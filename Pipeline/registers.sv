==> flow/design.v <==
`timescale 1ns / 1ps
module registers #( parameter A_SIZE = 10,
                    parameter D_SIZE = 32)
                (
                input                   clk,
                input                   reset,
                input   [2:0]           dest_wb,
                input   [D_SIZE-1:0]    result_wb,
                input   [2:0]           addr_1_reg,
                input   [2:0]           addr_2_reg,
                input                   write_en,
                input                   result_mux_sel,
                input   [D_SIZE-1:0]    data_in,
                output  [D_SIZE-1:0]    data_1_reg,
                output  [D_SIZE-1:0]    data_2_reg
            );
    logic [D_SIZE-1:0] program_memory [0:7];
    assign data_1_reg   = program_memory[addr_1_reg];
    assign data_2_reg   = program_memory[addr_2_reg];
    always @(posedge clk, negedge reset) begin
        if(!reset)
            for (int i = 0; i<=7; i=i+1) begin
                program_memory[i] = '0;
            end
        else if (write_en)
                program_memory[dest_wb] <= result_wb;
    end
endmodule
# From RTL to reports: registers
# What the tools print for registers, step after step.
# Line numbers count from 1 in the design file above.
# Operators: Yosys type, input widths -> output width; for muxes data width and select width s.
# Cell names lack the library's common part.
# Not given: n/a
[inputs]
top_module = "registers"
clock = "clk"
cell_library = "sky130hd"
corner = "tt_025C_1v80"

# Word-level counts
# Yosys after proc, flatten, opt, wreduce and memory -nomap, before mapping. Enables and synchronous resets that opt folds into registers are not counted as muxes. Print and check cells are not counted. Equal cells are merged and count once.
[op_classes]
n_eq = 21
muxes = 2
reduce_and_logical = 11
[ops]
columns = ["operator", "n"]
rows = [
  ["$pmux 32 s8", 2],
  ["$eq 3x3->1 const B", 12],
  ["$eq 3x2->1 const B", 6],
  ["$reduce_and 2->1", 8],
  ["$eq 3x1->1 const B", 3],
  ["$logic_not 3->1", 3],
]
[word_totals]
ff_bits = 256
input_bits = 77
output_inout_bits = 64
word_cells = 42

# Logic depth
# Longest topological path by Yosys (ltp), each cell counted once; first at word level (registers and memories cut), then after technology mapping (sequential cells cut; the memories' decode and read muxes count).
[logic_depth]
depth_word = 2
abc_area = 0
depth_mapped = 6
mapped_depth_nobuf = 3

# Mapped cells and area
# The flow's flattened synthesis, as Yosys stat reports it; memories are mapped. The netlist is that of the ABC_AREA named above (0 if unset); the other value can give another one.
[synth_totals]
stdcells = 1115
synth_area_mm2 = 0.0136894
seqArea_mm2 = 0.0064061
ffs = 256
n_buf = 96
[by_type]
columns = ["cell", "n", "area_total_um2"]
rows = [
  ["dfrtp_1", 256, 6.41E+03],
  ["mux2_2", 274, 3.09E+03],
  ["mux2i_1", 111, 1.11E+03],
  ["a221oi_1", 37, 324.061],
  ["o22a_1", 36, 315.302],
  ["buf_2", 48, 240.23],
  ["o22ai_1", 36, 225.216],
  ["a32oi_1", 25, 218.96],
  ["nand2b_1", 32, 200.192],
  ["nor3b_1", 26, 195.187],
  ["a22oi_1", 25, 187.68],
  ["a31oi_1", 25, 156.4],
  ["a21oi_1", 28, 140.134],
  ["inv_1", 37, 138.883],
  ["buf_4", 16, 120.115],
  ["nor2_1", 29, 108.854],
  ["clkbuf_1", 23, 86.333],
  ["mux2_1", 7, 78.826],
]
# Not listed: further types 22, cells in them 44.

# Path before layout
# Path of least setup slack by OpenSTA after synthesis, without wires, with an ideal clock, recovery checks aside; 20% of the period is set as input and as output delay. Where synthesis merged equal registers, the netlist keeps one of their names.
[synth_timing]
path_kind = "input-to-output"
from = "input addr_1_reg[0]"
to = "output data_1_reg[0]"
clock_period_ns = 1.91
in_delay_ns = 0.382
output_delay_ns = 0.382
launch_ns = 0.382
arrival_ns = 1.428
required_ns = 1.528
slack_ns = 0.100
delay_ns = 1.046
path_stages = 6
path_buffers = 3
synth_period_reached_ns = 1.81
# "delay_ns" = arrival - input delay + setup time.
# A path that ends at an output port has no setup time.
# "path_stages": output pins that drive a net of the path, with the launching flip-flop's if there is one; two outputs of one cell count as two.
# "synth_period_reached_ns" = period - worst setup slack (recovery checks aside). The figure is calculated, with input and output delays left at 20% of the set period.
# The rows between start and end are the longest chain of elaborated cells between them; the timing report does not say that the signal goes this way. Where chains are equally long, one stands for them.
# Each line given opens the expression or statement behind the cell; cells for indexed reads and writes are added by Yosys, which also makes memories of some case tables.
[synth_via]
path_cell_list = "buf_2 > and3b_1 > clkbuf_1 > buf_2 > a22oi_1 > a31oi_1"
elab_chain_len = 2
cells_between = 9
lines_between = 1
cone_classes = "7 x eq/ne; 1 x mux; 1 x reduce/logical"
[synth_rtl]
columns = ["element", "line_no", "rtl"]
rows = [
  ["from (decl)", 9, "input   [2:0]           addr_1_reg,"],
  ["$eq 3x3->1", 18, "assign data_1_reg   = program_memory[addr_1_reg];"],
  ["$pmux 32 s8", 18, ""],
  ["to (decl)", 14, "output  [D_SIZE-1:0]    data_1_reg,"],
]

# Worst path after layout
# Path of least setup slack in the final report of flow run 1 (OpenROAD, finished layout, wires in). Where an end is a register, its clock arrival counts in the times.
[layout_timing]
path_kind = "reg-to-output"
from = "register program_memory[3][28]"
to = "output data_2_reg[28]"
clock_period_ns = 1.43
output_delay_ns = 0.29
launch_ns = 0.52
arrival_ns = 1.85
required_ns = 1.14
slack_ns = -0.71
path_stages = 6
path_buffers = 2
# The rows between start and end are the longest chain of elaborated cells between them; the timing report does not say that the signal goes this way. Where chains are equally long, one stands for them.
[layout_via]
path_cell_list = "dfrtp_1 > buf_4 > mux2i_1 > o22ai_1 > o22a_1 > buf_2"
elab_chain_len = 1
cells_between = 1
lines_between = 1
cone_classes = "1 x mux"
[layout_rtl]
columns = ["element", "line_no", "rtl"]
rows = [
  ["from (decl)", 17, "logic [D_SIZE-1:0] program_memory [0:7];"],
  ["from (assign)", 23, "program_memory[i] = '0;"],
  ["from (assign)", 26, "program_memory[dest_wb] <= result_wb;"],
  ["$pmux 32 s8", 19, "assign data_2_reg   = program_memory[addr_2_reg];"],
  ["to (decl)", 15, "output  [D_SIZE-1:0]    data_2_reg"],
]

Data sheet: physical implementation of registers

Stored flow runs of registers (2 of them; Yosys, OpenROAD, sky130hd). They differ in their settings and are not a sequence. Constraints: input delay and output delay 20% of the set period each, output load 0.01 pF.
By "achieved_clock_period_ns" is meant the clock period of the run minus its worst setup slack. This is arithmetic on one report: input and output delays are still those of the set period (20% each).
"worst_setup_path_time_ns" is the time allowed to the run's worst setup path (the clock period less input and output delay, where it has them) less its slack. Clock arrival times count: a late capture clock shortens it, a late launch clock lengthens it.
"fin_power_mw" rests on the timing tool's default activity at the inputs, not on a simulated workload.

# flow run 1
==> flow/run.sh <==
#!/bin/bash
# the make line also repeats the synthesis and layout settings of config.mk as NAME=value (left out here)
make -C /OpenROAD-flow-scripts/flow DESIGN_CONFIG=/design/flow/config.mk WORK_HOME=/design/flow/orfs CLKGATE_MAP_FILE= finish
==> flow/config.mk <==
export PLATFORM = sky130hd
export DESIGN_NAME = registers
export DESIGN_NICKNAME = registers
export VERILOG_FILES = /design/flow/design.v
export SDC_FILE = /design/flow/constraint.sdc
export NUM_CORES = 4
export LEC_CHECK = 0
export CAP_MARGIN = 20
export CORE_ASPECT_RATIO = 1.18
export CORE_MARGIN = 2
export CORE_UTILIZATION = 62
export CTS_CLUSTER_DIAMETER = 149
export CTS_CLUSTER_SIZE = 12
export GPL_TIMING_DRIVEN = 1
export MAX_ROUTING_LAYER = met4
export PLACE_DENSITY_LB_ADDON = 0.27
export SETUP_SLACK_MARGIN = 0.08
export SLEW_MARGIN = 10
==> flow/constraint.sdc <==
create_clock -name core_clock -period 1.43 [get_ports {clk}]
set_input_delay 0.2860 -clock core_clock [delete_from_list [all_inputs] [get_ports {clk}]]
set_output_delay 0.2860 -clock core_clock [all_outputs]
set_load 0.01 [all_outputs]

==> flow run 1: results <==
post_synth_area_mm2=0.0136894
die_mm2=0.0232881
post_route_stdcell_area_mm2=0.0184314
final_util_frac=0.844
worstSetupSlack_ns=-0.708
tns_ns=-32.720
fin_power_mw=24.150
achieved_clock_period_ns=2.138
worst_setup_path_time_ns=1.85
worst_setup_path_type="reg-to-output"

# flow run 2
==> flow/run.sh <==
#!/bin/bash
# the make line also repeats the synthesis and layout settings of config.mk as NAME=value (left out here)
make -C /OpenROAD-flow-scripts/flow DESIGN_CONFIG=/design/flow/config.mk WORK_HOME=/design/flow/orfs CLKGATE_MAP_FILE= finish
==> flow/config.mk <==
export PLATFORM = sky130hd
export DESIGN_NAME = registers
export DESIGN_NICKNAME = registers
export VERILOG_FILES = /design/flow/design.v
export SDC_FILE = /design/flow/constraint.sdc
export NUM_CORES = 4
export LEC_CHECK = 0
export CAP_MARGIN = 5
export CELL_PAD_IN_SITES_DETAIL_PLACEMENT = 2
export CELL_PAD_IN_SITES_GLOBAL_PLACEMENT = 1
export CORE_MARGIN = 2
export CORE_UTILIZATION = 48
export CTS_CLUSTER_DIAMETER = 83
export MAX_ROUTING_LAYER = met4
export PLACE_DENSITY_LB_ADDON = 0.28
export SLEW_MARGIN = 20
export TNS_END_PERCENT = 55
==> flow/constraint.sdc <==
create_clock -name core_clock -period 1.24 [get_ports {clk}]
set_input_delay 0.2480 -clock core_clock [delete_from_list [all_inputs] [get_ports {clk}]]
set_output_delay 0.2480 -clock core_clock [all_outputs]
set_load 0.01 [all_outputs]

==> flow run 2: results <==
outcome="unfinished; error DPL-0033 in placement"
